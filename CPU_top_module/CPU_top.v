==> flow/design.v <==
`timescale 1ns / 1ps
module ALU(
    input wire [7:0]a,
    input wire [7:0]b,
    input wire [2:0]sel,
    output reg [7:0]y,
    output wire z
    );
    always@(*) begin
        case(sel)
            3'b000 : y = b;       
            3'b001 : y = a + b;   
            3'b010 : y = a - b;   
            3'b011 : y = a & b;   
            3'b100 : y = a | b;   
            default : y = 8'h00;  
        endcase                   
    end
    assign z = (y == 8'h00);
endmodule
module cpu_top (
    input  wire       clk,
    input  wire       rst_n,
    output reg  [7:0] out_port
);
    reg [7:0]  pc;
    reg [15:0] ir;
    reg [7:0]  acc;
    reg        zf;
    wire [15:0] rom_data;
    ROM u_rom (
        .addr(pc),
        .data(rom_data)
    );
    wire [3:0] opcode = ir[15:12];
    wire [7:0] imm    = ir[7:0];
    reg  [2:0] alu_sel;
    wire [7:0] alu_y;
    wire       alu_z;
    ALU u_alu (
        .a   (acc),
        .b   (imm),
        .sel (alu_sel),
        .y   (alu_y),
        .z   (alu_z)
    );
    reg [2:0] state, next_state;
    parameter S_FETCH     = 3'd0;
    parameter S_DECODE    = 3'd1;
    parameter S_EXEC_ALU  = 3'd2;
    parameter S_EXEC_BR   = 3'd3;
    parameter S_EXEC_OUT  = 3'd4;
    always @(*) begin
        next_state = state;
        case (state)
            S_FETCH: next_state = S_DECODE;
            S_DECODE: begin
                case (opcode)
                    4'h0: next_state = S_FETCH;       
                    4'h1,
                    4'h2,
                    4'h3,
                    4'h4,
                    4'h5: next_state = S_EXEC_ALU;    
                    4'h6,
                    4'h7: next_state = S_EXEC_BR;     
                    4'h8: next_state = S_EXEC_OUT;    
                    default: next_state = S_FETCH;
                endcase
            end
            S_EXEC_ALU: next_state = S_FETCH;
            S_EXEC_BR:  next_state = S_FETCH;
            S_EXEC_OUT: next_state = S_FETCH;
            default: next_state = S_FETCH;
        endcase
    end
    always @(*) begin
        alu_sel = 3'b000;   
        case (opcode)
            4'h1: alu_sel = 3'b000;  
            4'h2: alu_sel = 3'b001;  
            4'h3: alu_sel = 3'b010;  
            4'h4: alu_sel = 3'b011;  
            4'h5: alu_sel = 3'b100;  
            default: alu_sel = 3'b000;
        endcase
    end
    always @(posedge clk) begin
        if (!rst_n) begin
            state    <= S_FETCH;
            pc       <= 8'h00;
            ir       <= 16'h0000;
            acc      <= 8'h00;
            zf       <= 1'b1;
            out_port <= 8'h00;
        end else begin
            state <= next_state;
            case (state)
                S_FETCH: begin
                    ir <= rom_data;
                    pc <= pc + 8'h01;
                end
                S_EXEC_ALU: begin
                    acc <= alu_y;
                    zf  <= alu_z;
                end
                S_EXEC_BR: begin
                    if (opcode == 4'h6) begin
                        pc <= imm;         
                    end else if (opcode == 4'h7) begin
                        if (zf)
                            pc <= imm;     
                    end
                end
                S_EXEC_OUT: begin
                    out_port <= acc;
                end
                default: ;
            endcase
        end
    end
endmodule
`timescale 1ns / 1ps
module ROM(
    input wire [7:0] addr,   
    output reg [15:0] data   
    );
    always@(*) begin
        case(addr)
            8'h00: data = {4'h1,4'h0,8'h01};  
            8'h01: data = {4'h8,4'h0,8'h00};  
            8'h02: data = {4'h2,4'h0,8'h01};  
            8'h03: data = {4'h8,4'h0,8'h00};  
            8'h04: data = {4'h6,4'h0,8'h01};  
            default : data = 16'h0000;  
         endcase
    end         
endmodule
# Step by step through the tools: cpu_top
# The steps from the RTL of cpu_top to its reports follow in flow order.
# Lines are those of the file above, counted from 1.
# Library cell names are shortened.
# Not given: --
[setup] top="cpu_top" clock_port="clk" library="sky130hd" pvt_corner="tt_025C_1v80"

# Elaborated design
# Yosys after proc, flatten, opt, wreduce and memory -nomap, before mapping. Print and check cells are not counted. Equal cells are merged and count once.
# Memory sizes are those after Yosys's memory passes, which may raise the word count (mostly to a power of two), join words into wider ones and drop unused or constant bits.
[bits] in_bits=2 regBits=44 memories=1 rom_bits=48 latchBits=0 clocked_rd_ports_x_width=3 wordCells=49 ram_bits=0 out_inout_bits=8
[memory_table] name="(no name shown)" size=16 word_bits=3 read_ports=1 wr=0 line=58 source="case (opcode)"
[op_classes] n_reduce_logical=7 addsub=3 n_shift=0 logic=2 n_mul=0 n_cmp=0 mux=10 div=0 n_eq=20
[ops] op="parallel mux 16 bit (select 4 bit)" count=1
[ops] op="parallel mux 8 bit (select 5 bit)" count=1
[ops] op="two-way mux 8 bit" count=3
[ops] op="equality test 4 x 3 -> 1 bit (second input constant)" count=4
[ops] op="equality test 8 x 2 -> 1 bit (second input constant)" count=2
[ops] op="zero test 8 bit" count=2
[ops] op="parallel mux 8 bit (select 2 bit)" count=1
[ops] op="equality test 3 x 2 -> 1 bit (second input constant)" count=4
[ops] op="parallel mux 3 bit (select 4 bit)" count=1
[ops] op="equality test 4 x 2 -> 1 bit (second input constant)" count=2
[ops] op="adder 8 x 1 -> 8 bit (second input constant)" count=1
[ops] op="equality test 8 x 1 -> 1 bit (second input constant)" count=1
[ops] op="equality test 8 x 3 -> 1 bit (second input constant)" count=1
[ops] op="adder 8 bit" count=1
[ops] op="subtractor 8 bit" count=1
[ops] op="bitwise AND 8 bit" count=1
[ops] op="bitwise OR 8 bit" count=1
[ops] op="two-way mux 4 bit" count=2
[ops] op="equality test 3 x 1 -> 1 bit (second input constant)" count=2
[ops] op="equality test 3 bit (second input constant)" count=2
[ops] op="!= test 3 bit (second input constant)" count=2
[ops] op="zero test 3 bit" count=2
[ops] op="parallel mux 3 bit (select 2 bit)" count=1
[ops] op="AND reduction 3 bit" count=1
[ops] op="nonzero test 2 bit" count=1
[ops] op="OR reduction 2 bit" count=1

# Longest topological paths
# Yosys ltp: most cells in a row. Word level: on the elaborated netlist, between registers, memories and ports. Mapped: between sequential cells and ports; inverters and the memories' decode and read muxes count.
[logic_depth] ltp_word=5 ABC_AREA=0 mapped_depth=11 mapped_depth_nobuf=10

# After synthesis
# The flow's flattened synthesis, as Yosys stat reports it; memories are mapped. The netlist is that of the ABC_AREA named above (0 if unset); the other value can give another one.
[synth_totals] ffs=36 yosys_area_mm2=0.0020582 buf_cells=9 cell_count=242 seqArea_mm2=0.0007207
[types] type="dfxtp_1" count=36 area_total_um2=720.691
[types] type="ha_1" count=13 area_total_um2=162.656
[types] type="nand2_1" count=27 area_total_um2=101.347
[types] type="mux2i_1" count=9 area_total_um2=90.086
[types] type="nor2_1" count=23 area_total_um2=86.333
[types] type="nor2b_1" count=12 area_total_um2=75.072
[types] type="nor3b_1" count=7 area_total_um2=52.55
[types] type="o21ai_0" count=10 area_total_um2=50.048
[types] type="a21oi_1" count=9 area_total_um2=45.043
[types] type="inv_1" count=12 area_total_um2=45.043
[types] type="xor2_1" count=5 area_total_um2=43.792
[types] type="a21boi_0" count=5 area_total_um2=37.536
[types] type="nand2b_1" count=5 area_total_um2=31.28
[types] type="nand4_1" count=5 area_total_um2=31.28
[types] type="nor3_1" count=6 area_total_um2=30.029
[types] type="xnor2_1" count=3 area_total_um2=26.275
[types] type="and2_1" count=4 area_total_um2=25.024
[types] type="and3_1" count=4 area_total_um2=25.024
# Not listed: further types 32, cells in them 47.
# The figures by module come from a second, unflattened synthesis with its own total; it is not the netlist above.
[unflattened] cells_unflattened=333 area_unflattened_mm2=0.0028102
# Rows give one instance, submodules left out.
[by_module] mod="cpu_top" mod_area_mm2=0.0018117 n_inst=1 cells=199 mod_seq_area_mm2=0.0008608
[by_module] mod="ALU" mod_area_mm2=0.000812 n_inst=1 cells=110 mod_seq_area_mm2=0
[by_module] mod="ROM" mod_area_mm2=0.0001864 n_inst=1 cells=24 mod_seq_area_mm2=0

# Path before layout
# Path of least setup slack by OpenSTA after synthesis, without wires, with an ideal clock, recovery checks aside; 20% of the period is set as input and as output delay. Where synthesis merged equal registers, the netlist keeps one of their names.
[synth_path] kind="flip-flop to flip-flop" startpoint="reg ir[15]" endpoint="reg zf" launch_ns=0.000 delay_ns=2.485 n_path_buf=1 required_ns=2.359 period_ns=2.5 path_stages=12 t_arrival_ns=2.344 setup_time_ns=0.141 slack_ns=0.015 synth_period_reached_ns=2.485
# "delay_ns" = arrival - input delay + setup time.
# "path_stages": output pins that drive a net of the path, with the launching flip-flop's if there is one; two outputs of one cell count as two.
# "synth_period_reached_ns" is the clock period less the worst setup slack; recovery checks do not enter. This is arithmetic on one report: input and output delays are still those of the set period (20% each).
# The rows between start and end are the longest chain of elaborated cells between them; the timing report does not say that the signal goes this way. Where chains are equally long, one stands for them.
# Each line given opens the expression or statement behind the cell; cells for indexed reads and writes are added by Yosys, which also makes memories of some case tables.
[synth_between] cell_sequence="dfxtp_1 > or3b_1 > buf_6 > o21ai_4 > inv_2 > fa_1 > nand2b_1 > a21oi_1 > mux2i_1 > nor2_1 > nand4_1 > o311ai_2" elab_chain_len=5 cells_between=12 cone_lines=3 classes_between="eq/ne: 8; mux: 2; reduce/logical: 2"
[synth_rtl] element="start, declared" line=27 source="reg [15:0] ir;"
[synth_rtl] element="start, assigned" line=92 source="ir       <= 16'h0000;"
[synth_rtl] element="start, assigned" line=100 source="ir <= rom_data;"
[synth_rtl] element="equality test 4 x 3 -> 1 bit" line=79 source="case (opcode)"
[synth_rtl] element="parallel mux 3 bit (select 4 bit)" line=79
[synth_rtl] element="equality test 3 bit" line=10 source="case(sel)"
[synth_rtl] element="parallel mux 8 bit (select 5 bit)" line=10
[synth_rtl] element="zero test 8 bit" line=19 source="assign z = (y == 8'h00);"
[synth_rtl] element="end, assigned" line=94 source="zf       <= 1'b1;"
[synth_rtl] element="end, assigned" line=105 source="zf  <= alu_z;"
[synth_rtl] element="end, declared" line=29 source="reg        zf;"

# Path in the finished layout
# Path of least setup slack in the final report of record 1 (OpenROAD, finished layout, wires in). Where an end is a register, its clock arrival counts in the times.
[layout_path] kind="flip-flop to flip-flop" startpoint="reg ir[14]" endpoint="reg zf" slack_ns=0.08 path_stages=13 period_ns=2.63 launch_ns=0.34 setup_time_ns=0.09 n_path_buf=3 t_arrival_ns=2.80 required_ns=2.88
# The rows between start and end are the longest chain of elaborated cells between them; the timing report does not say that the signal goes this way. Where chains are equally long, one stands for them.
[layout_between] cell_sequence="dfxtp_4 > or3b_4 > o21ai_4 > buf_12 > buf_12 > buf_6 > ha_4 > nand2b_4 > a21oi_4 > o21ai_1 > xor2_1 > nor2_1 > o311ai_2" elab_chain_len=5 cells_between=12 cone_lines=3 classes_between="eq/ne: 8; mux: 2; reduce/logical: 2"
[layout_rtl] element="start, declared" line=27 source="reg [15:0] ir;"
[layout_rtl] element="start, assigned" line=92 source="ir       <= 16'h0000;"
[layout_rtl] element="start, assigned" line=100 source="ir <= rom_data;"
[layout_rtl] element="equality test 4 x 3 -> 1 bit" line=79 source="case (opcode)"
[layout_rtl] element="parallel mux 3 bit (select 4 bit)" line=79
[layout_rtl] element="equality test 3 bit" line=10 source="case(sel)"
[layout_rtl] element="parallel mux 8 bit (select 5 bit)" line=10
[layout_rtl] element="zero test 8 bit" line=19 source="assign z = (y == 8'h00);"
[layout_rtl] element="end, assigned" line=94 source="zf       <= 1'b1;"
[layout_rtl] element="end, assigned" line=105 source="zf  <= alu_z;"
[layout_rtl] element="end, declared" line=29 source="reg        zf;"

==> results <==
Stored flow runs of cpu_top (2 of them; Yosys, OpenROAD, sky130hd). They differ in their settings and are not a sequence. Constraints: input delay and output delay 20% of the set period each, output load 0.01 pF.
"timing.achieved_period_ns" = clock period - worst setup slack. The figure is calculated, with input and output delays left at 20% of the set period.
"timing.worst_path_ns" = time allowed to the worst setup path (clock period - input delay - output delay, where it has them) - its slack; a late launch clock adds to it, a late capture clock takes from it.

[flow] record 1: files
==> flow/run.sh <==
#!/bin/bash
# the make line also repeats the synthesis and layout settings of config.mk as NAME=value (left out here)
make -C /OpenROAD-flow-scripts/flow DESIGN_CONFIG=/design/flow/config.mk WORK_HOME=/design/flow/orfs CLKGATE_MAP_FILE= finish
==> flow/config.mk <==
export PLATFORM = sky130hd
export DESIGN_NAME = cpu_top
export DESIGN_NICKNAME = cpu_top
export VERILOG_FILES = /design/flow/design.v
export SDC_FILE = /design/flow/constraint.sdc
export NUM_CORES = 4
export LEC_CHECK = 0
export CAP_MARGIN = 15
export CORE_MARGIN = 8
export CORE_UTILIZATION = 68
export CTS_CLUSTER_DIAMETER = 28
export GPL_ROUTABILITY_DRIVEN = 0
export MAX_ROUTING_LAYER = met5
export MIN_ROUTING_LAYER = met1
export PLACE_DENSITY = 0.47
export SETUP_SLACK_MARGIN = 0.63
export SLEW_MARGIN = 20
==> flow/constraint.sdc <==
create_clock -name core_clock -period 2.63 [get_ports {clk}]
set_input_delay 0.5260 -clock core_clock [delete_from_list [all_inputs] [get_ports {clk}]]
set_output_delay 0.5260 -clock core_clock [all_outputs]
set_load 0.01 [all_outputs]

[flow] record 1: metrics
[metrics] timing.achieved_period_ns = 2.550
[metrics] timing.worst_path_ns = 2.55
[metrics] worstPathKind = flip-flop to flip-flop
[metrics] total_negative_slack_ns = 0.000
[metrics] setup_worst_slack_ns = 0.080
[metrics] design_die_area_mm2 = 0.0050431
[metrics] post_synth_area_mm2 = 0.0020582
[metrics] ws_hold_ns = 0.453
[metrics] layout_utilization_frac = 0.859

[flow] record 2: files
==> flow/run.sh <==
#!/bin/bash
# the make line also repeats the synthesis and layout settings of config.mk as NAME=value (left out here)
make -C /OpenROAD-flow-scripts/flow DESIGN_CONFIG=/design/flow/config.mk WORK_HOME=/design/flow/orfs CLKGATE_MAP_FILE= finish
==> flow/config.mk <==
export PLATFORM = sky130hd
export DESIGN_NAME = cpu_top
export DESIGN_NICKNAME = cpu_top
export VERILOG_FILES = /design/flow/design.v
export SDC_FILE = /design/flow/constraint.sdc
export NUM_CORES = 4
export LEC_CHECK = 0
export ABC_AREA = 1
export CAP_MARGIN = 20
export CELL_PAD_IN_SITES_GLOBAL_PLACEMENT = 0
export CORE_MARGIN = 3
export CORE_UTILIZATION = 35
export CTS_CLUSTER_DIAMETER = 202
export HOLD_SLACK_MARGIN = 0.13
export PLACE_DENSITY_LB_ADDON = 0.26
export SETUP_SLACK_MARGIN = 0.26
export SLEW_MARGIN = 20
==> flow/constraint.sdc <==
create_clock -name core_clock -period 1.57 [get_ports {clk}]
set_input_delay 0.3140 -clock core_clock [delete_from_list [all_inputs] [get_ports {clk}]]
set_output_delay 0.3140 -clock core_clock [all_outputs]
set_load 0.01 [all_outputs]

[flow] record 2: metrics
[metrics] timing.achieved_period_ns = 1.941
[metrics] timing.worst_path_ns = 1.94
[metrics] worstPathKind = flip-flop to flip-flop
[metrics] total_negative_slack_ns = -2.212
[metrics] setup_worst_slack_ns = -0.371
[metrics] design_die_area_mm2 = 0.0071487
[metrics] post_synth_area_mm2 = 0.0021596
[metrics] ws_hold_ns = 0.411
[metrics] layout_utilization_frac = 0.563
